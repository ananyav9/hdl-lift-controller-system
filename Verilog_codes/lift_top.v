==> flow/design.v <==
module lift_go_to_target (
    input wire clk,            
    input wire rst,            
    input wire btn_set,        
    input wire [3:0] sw,       
    output reg [14:0] leds,    
    output reg [3:0] floor,     
    output reg  [3:0] target_floor
);
    parameter integer MOVE_TICKS =  50_000_000;  
    reg [31:0] move_counter = 0;
    reg b0, b1;
    always @(posedge clk) begin
        b0 <= btn_set;
        b1 <= b0;
    end
    wire set_pulse = b0 & ~b1;    
    reg [3:0] target_floor = 0;
    always @(posedge clk) begin
        if (rst) begin
            target_floor <= 4'd0;
        end else if (set_pulse) begin
            target_floor <= sw;        
        end
    end
    always @(posedge clk) begin
        if (rst) begin
            floor <= 4'd0;
            move_counter <= 0;
        end else begin
            if (floor == target_floor) begin
                move_counter <= 0;   
            end else begin
                if (move_counter + 1 >= MOVE_TICKS) begin
                    move_counter <= 0;
                    if (floor < target_floor)
                        floor <= floor + 1;
                    else if (floor > target_floor)
                        floor <= floor - 1;
                end else begin
                    move_counter <= move_counter + 1;
                end
            end
        end
    end
    always @(posedge clk) begin
        leds <= 16'b0;
        leds[floor] <= 1'b1;
    end
endmodule
module top_lift_with_doors (
    input  wire clk,
    input  wire rst,
    input  wire btn_set,
    input  wire [3:0] sw,
    output wire [14:0] leds,
    output wire [6:0] seg,
    output wire [3:0] an
);
    wire [3:0] floor;
    wire [3:0] target_floor;
    lift_go_to_target lift_inst (
        .clk(clk),
        .rst(rst),
        .btn_set(btn_set),
        .sw(sw),
        .leds(leds),
        .floor(floor),
        .target_floor(target_floor)
    );
    wire music_en = (floor != 4'd0 && floor != 4'd14);
    reg door_open = 0;
    reg [33:0] door_timer = 0;
    reg [33:0] door_limit = 0;
    localparam TIME_UNIT = 100_000_000;  
    reg [3:0] prev_floor = 0;
    reg arrived = 0;
    always @(posedge clk) begin
        if (rst) begin
            door_open  <= 0;
            door_timer <= 0;
            door_limit <= 0;
            arrived    <= 0;
        end else begin
            if (prev_floor != floor && floor == target_floor) begin
                arrived    <= 1;
                door_timer <= 0;
                if (floor == 0) begin
                    door_limit <= TIME_UNIT;
                end else if (floor[0] == 1'b1) begin
                    door_limit <= (4 * floor) * TIME_UNIT;
                end else begin
                    door_limit <= (7 * floor) * TIME_UNIT;
                end
                door_open <= 1;
            end
            prev_floor <= floor;
            if (floor != target_floor) begin
                arrived    <= 0;
                door_open  <= 0;
                door_limit <= 0;
                door_timer <= 0;
            end
            if (arrived && door_open) begin
                if (door_timer < door_limit)
                    door_timer <= door_timer + 1;
                else
                    door_open <= 0;    
            end
        end
    end
    sevenseg_display sseg (
        .clk(clk),
        .music_en(music_en),
        .door_open(door_open),
        .seg(seg),
        .an(an)
    );
endmodule
module sevenseg_display (
    input  wire clk,           
    input  wire music_en,      
    input  wire door_open,     
    output reg  [6:0] seg,
    output reg  [3:0] an
);
    localparam BLANK = 7'b1111111;
    localparam NSEG  = 7'b0101011;  
    localparam OSEG  = 7'b1000000;  
    localparam CSEG  = 7'b1000110;  
    reg [15:0] refresh = 0;
    always @(posedge clk) refresh <= refresh + 1;
    wire [1:0] digit = refresh[15:14];
    always @(*) begin
        an = 4'b1111;
        seg = BLANK;
        case (digit)
            2'd0: begin
                an = 4'b1110;
                seg = music_en ? NSEG : BLANK;
            end
            2'd1: begin
                an = 4'b1101;
                seg = door_open ? OSEG : CSEG;
            end
            default: begin
                an = 4'b1111; 
                seg = BLANK;
            end
        endcase
    end
endmodule
From RTL to reports: top_lift_with_doors
Tool output for the design above, in the order of the flow.
Line numbers count from 1 in the design file above.
Operators carry their Yosys type and port widths (W data, S select, Z words).
{ "setup": {"design": "top_lift_with_doors", "clock": "clk", "library": "sky130hd", "lib_corner": "tt_025C_1v80"} }

Word level
Yosys after proc, flatten, opt, wreduce and memory -nomap, before mapping. Memory bits, and registers merged into a memory's read port (data or address), are not among the register bits. Print and check cells are not counted. Equal cells are merged and count once.
{ "word_totals": {"output_inout_bits": 26, "latch_bits": 0, "clocked_rd_ports_x_width": 0, "input_bits": 7, "ff_bits": 147, "ram_bits": 0, "n_memories": 0, "rom_bits": 0, "wordCells": 60} }
{ "classes": {"reduce_logical": 10, "addsub": 6, "n_div": 0, "mux": 16, "equal": 5, "n_mul": 3, "logic": 3, "n_shift": 1, "cmp": 4} }
{ "ops": {"columns": ["op", "n"], "rows": [
  ["$mux W34", 6],
  ["$mul A7 B19 Y26 const B", 1],
  ["$mul A4 B19 Y23 const B", 1],
  ["$add A34 B1 Y34 const B", 1],
  ["$lt A34 B34 Y1", 1],
  ["$add A32 B1 Y32 const B", 1],
  ["$ge A32 B26 Y1 const B", 1],
  ["$mul A3 B4 Y7 const A", 1],
  ["$add A16 B1 Y16 const B", 1],
  ["$shift A1 B5 Y15 const A", 1],
  ["$pmux W7 S2", 1],
  ["$ne A4 B4 Y1", 2],
  ["$mux W4", 2],
  ["$mux W7", 1],
  ["$neg A4 Y5", 1],
  ["$add A4 B1 Y4 const B", 1],
  ["$sub A4 B1 Y4 const B", 1],
  ["$gt A4 B4 Y1", 1],
  ["$lt A4 B4 Y1", 1],
  ["$eq A4 B4 Y1", 1],
  ["$ne A4 B4 Y1 const B", 1],
  ["$logic_not A4 Y1", 1],
  ["$reduce_bool A4 Y1", 1],
  ["$pmux W2 S2", 1],
  ["$mux W1", 4],
  ["$logic_and A1 B1 Y1", 3],
  ["$reduce_and A3 Y1", 1],
  ["$reduce_or A3 Y1", 1]
]} }
Not listed: further kinds 7, cells in them 8.

Depth
Longest topological path by Yosys (ltp), each cell counted once; first at word level (registers and memories cut), then after technology mapping (sequential cells cut; the memories' decode and read muxes count).
{ "depth": {"depth_word": 6, "abc_area": 0, "depth_mapped": 24, "ltp_nobuf": 24} }

Netlist
The flow's flattened synthesis, as Yosys stat reports it; memories are mapped. The netlist is that of the ABC_AREA named above (0 if unset); the other value can give another one.
The area totals of this step are shown rounded.
{ "types": {"columns": ["type", "n", "area_total_um2"], "rows": [
  ["sky130_fd_sc_hd__dfxtp_1", 135, 2.7E+03],
  ["sky130_fd_sc_hd__ha_1", 116, 1.45E+03],
  ["sky130_fd_sc_hd__fa_1", 42, 840.806],
  ["sky130_fd_sc_hd__inv_1", 114, 427.91],
  ["sky130_fd_sc_hd__nor2_1", 106, 397.882],
  ["sky130_fd_sc_hd__o21ai_0", 70, 350.336],
  ["sky130_fd_sc_hd__xnor2_1", 40, 350.336],
  ["sky130_fd_sc_hd__a21oi_1", 67, 335.322],
  ["sky130_fd_sc_hd__xor2_1", 36, 315.302],
  ["sky130_fd_sc_hd__nand2_1", 72, 270.259],
  ["sky130_fd_sc_hd__a21o_1", 32, 240.23],
  ["sky130_fd_sc_hd__nand3_1", 40, 200.192],
  ["sky130_fd_sc_hd__and3_1", 29, 181.424],
  ["sky130_fd_sc_hd__nor3_1", 34, 170.163],
  ["sky130_fd_sc_hd__nand4_1", 27, 168.912],
  ["sky130_fd_sc_hd__edfxtp_1", 4, 120.115],
  ["sky130_fd_sc_hd__nor3b_1", 14, 105.101],
  ["sky130_fd_sc_hd__nor2b_1", 16, 100.096]
]} }
Not listed: further types 52, cells in them 192.
{ "synth_totals": {"seqArea_um2": 2823, "buffers": 36, "mapped_area_um2": 10170, "ff_cells": 139, "cell_count": 1186} }
By module: a second synthesis without flattening, with its own total; a netlist apart from the flattened one above.
{ "unflattened": {"cells_unflattened": 1222, "hier_area_um2": 10660} }
Rows give one instance, submodules left out.
{ "by_module": {"columns": ["mod", "instances", "mod_area_um2", "mod_seq_area_um2", "n_cells"], "rows": [
  ["top_lift_with_doors", 1, 7037, 1361, 825],
  ["(no name shown)", 1, 2929, 1141, 324],
  ["sevenseg_display", 1, 694.4, 320.3, 73]
]} }

Worst setup path after synthesis
OpenSTA on the mapped netlist: ideal clock, no wires. The path of least setup slack (recovery checks aside). Input and output delay are each 20% of the period. Register names are those of the netlist, which keeps one name where synthesis merged equal registers.
{ "synth_path": {"path_kind": "register to register", "start": "reg lift_inst.floor[0]", "end": "reg door_limit[30]", "t_required_ns": 6.400, "setup_ns": 0.120, "t_first_pin_ns": 0.000, "path_delay_ns": 6.664, "n_path_buf": 0, "setup_slack_ns": -0.144, "stages": 22, "clock_period_ns": 6.52, "arrival_time_ns": 6.544, "synth_period_reached_ns": 6.664} }
"path_delay_ns" is the arrival time less input delay plus setup time.
"stages" counts driving pins, that of a launching flip-flop among them; a cell with two outputs on the path counts twice.
"synth_period_reached_ns" = period - worst setup slack (recovery checks aside). The figure is calculated, with input and output delays left at 20% of the set period.
The rows between start and end are the longest chain of elaborated cells between them; the timing report does not say that the signal goes this way. Where chains are equally long, one stands for them.
Each line given opens the expression or statement behind the cell; cells for indexed reads and writes are added by Yosys, which also makes memories of some case tables.
At most two assigning lines are given for a register; there are more.
{ "synth_between": {"cell_sequence": "sky130_fd_sc_hd__dfxtp_1 -> sky130_fd_sc_hd__fa_1 -> sky130_fd_sc_hd__ha_1 -> sky130_fd_sc_hd__fa_1 -> sky130_fd_sc_hd__nor2b_1 -> sky130_fd_sc_hd__o21ai_0 -> sky130_fd_sc_hd__nand2b_1 -> sky130_fd_sc_hd__fa_1 -> sky130_fd_sc_hd__inv_1 -> sky130_fd_sc_hd__fa_1 -> sky130_fd_sc_hd__inv_1 -> sky130_fd_sc_hd__fa_1 -> sky130_fd_sc_hd__inv_1 -> sky130_fd_sc_hd__fa_1 -> sky130_fd_sc_hd__ha_1 -> sky130_fd_sc_hd__a2111oi_0 -> sky130_fd_sc_hd__o21ai_0 -> sky130_fd_sc_hd__a41o_1 -> sky130_fd_sc_hd__a21boi_0 -> sky130_fd_sc_hd__mux2i_1 -> sky130_fd_sc_hd__a21oi_1 -> sky130_fd_sc_hd__a211o_1", "elab_chain_len": 4, "cone_cells": 11, "cone_classes": "3 x mul; 3 x eq/ne; 2 x mux; 3 x reduce/logical"} }
{ "synth_rtl": {"columns": ["element", "line_no", "text"], "rows": [
  ["start: declaration", 7, "output reg [3:0] floor,"],
  ["start: assignment", 37, "floor <= floor + 1;"],
  ["start: assignment", 39, "floor <= floor - 1;"],
  ["$mul A3 B4 Y7", 93, "door_limit <= (7 * floor) * TIME_UNIT;"],
  ["$mul A7 B19 Y26", 93, null],
  ["$mux W34", 90, "end else if (floor[0] == 1'b1) begin"],
  ["$mux W34", 88, "if (floor == 0) begin"],
  ["end: assignment", 91, "door_limit <= (4 * floor) * TIME_UNIT;"],
  ["end: assignment", 93, null],
  ["end: declaration", 74, "reg [33:0] door_limit = 0;"]
]} }

Path in the finished layout
From the final timing report of flow run A: the path of least setup slack in the routed layout; clock arrival at registers is part of the times.
{ "layout_path": {"path_kind": "register to register", "start": "reg lift_inst.floor[2]", "end": "reg door_limit[30]", "n_path_buf": 0, "t_required_ns": 7.53, "stages": 22, "arrival_time_ns": 7.08, "clock_period_ns": 7.22, "t_first_pin_ns": 0.42, "setup_slack_ns": 0.45, "setup_ns": 0.11} }
The rows between start and end are the longest chain of elaborated cells between them; the timing report does not say that the signal goes this way. Where chains are equally long, one stands for them.
At most two assigning lines are given for a register; there are more.
{ "layout_between": {"cell_sequence": "sky130_fd_sc_hd__dfxtp_1 -> sky130_fd_sc_hd__fa_1 -> sky130_fd_sc_hd__ha_1 -> sky130_fd_sc_hd__fa_1 -> sky130_fd_sc_hd__nor2b_1 -> sky130_fd_sc_hd__o21ai_0 -> sky130_fd_sc_hd__nand2b_1 -> sky130_fd_sc_hd__fa_1 -> sky130_fd_sc_hd__inv_1 -> sky130_fd_sc_hd__fa_1 -> sky130_fd_sc_hd__inv_1 -> sky130_fd_sc_hd__fa_1 -> sky130_fd_sc_hd__inv_1 -> sky130_fd_sc_hd__fa_1 -> sky130_fd_sc_hd__ha_1 -> sky130_fd_sc_hd__a2111oi_0 -> sky130_fd_sc_hd__o21ai_0 -> sky130_fd_sc_hd__a41o_1 -> sky130_fd_sc_hd__a21boi_0 -> sky130_fd_sc_hd__mux2i_1 -> sky130_fd_sc_hd__a21oi_1 -> sky130_fd_sc_hd__a211o_1", "elab_chain_len": 4, "cone_cells": 11, "cone_classes": "3 x mul; 3 x eq/ne; 2 x mux; 3 x reduce/logical"} }
{ "layout_rtl": {"columns": ["element", "line_no", "text"], "rows": [
  ["start: declaration", 7, "output reg [3:0] floor,"],
  ["start: assignment", 37, "floor <= floor + 1;"],
  ["start: assignment", 39, "floor <= floor - 1;"],
  ["$mul A3 B4 Y7", 93, "door_limit <= (7 * floor) * TIME_UNIT;"],
  ["$mul A7 B19 Y26", 93, null],
  ["$mux W34", 90, "end else if (floor[0] == 1'b1) begin"],
  ["$mux W34", 88, "if (floor == 0) begin"],
  ["end: assignment", 91, "door_limit <= (4 * floor) * TIME_UNIT;"],
  ["end: assignment", 93, null],
  ["end: declaration", 74, "reg [33:0] door_limit = 0;"]
]} }

Wiki page: top_lift_with_doors / flow data

Top module top_lift_with_doors; platform sky130hd; tools Yosys and OpenROAD; 2 stored runs in no particular order. Input and output delays are each 20% of the period that was set; the output load is 0.01 pF.
"worstPathTime_ns" = time allowed to the worst setup path (clock period - input delay - output delay, where it has them) - its slack; a late launch clock adds to it, a late capture clock takes from it.
The results are shown rounded.
[
  {
    "run": "flow run A",
    "settings": { "period_ns": 7.22, "CORE_UTILIZATION": 31, "PLACE_DENSITY": 0.69, "CELL_PAD_IN_SITES_DETAIL_PLACEMENT": 0, "TNS_END_PERCENT": 35, "CTS_CLUSTER_SIZE": 99, "SLEW_MARGIN": 15, "CAP_MARGIN": 20, "CORE_MARGIN": 2 },
    "results": { "timing.setup.ws_ns": 0.448, "finish.utilization_pct": 35.7, "stdcell_area_um2": 11600, "worstPathTime_ns": 6.77, "timing.worst_path_kind": "register to register", "design_die_area_um2": 34280, "yosys_chip_area_um2": 10170 }
  },
  {
    "run": "flow run B",
    "settings": { "period_ns": 8.02, "CAP_MARGIN": 20, "CORE_MARGIN": 2, "CORE_UTILIZATION": 40, "SLEW_MARGIN": 20 },
    "results": { "timing.setup.ws_ns": 0.709, "finish.utilization_pct": 45.5, "stdcell_area_um2": 11430, "worstPathTime_ns": 7.31, "timing.worst_path_kind": "register to register", "design_die_area_um2": 26720, "yosys_chip_area_um2": 10170 }
  }
]
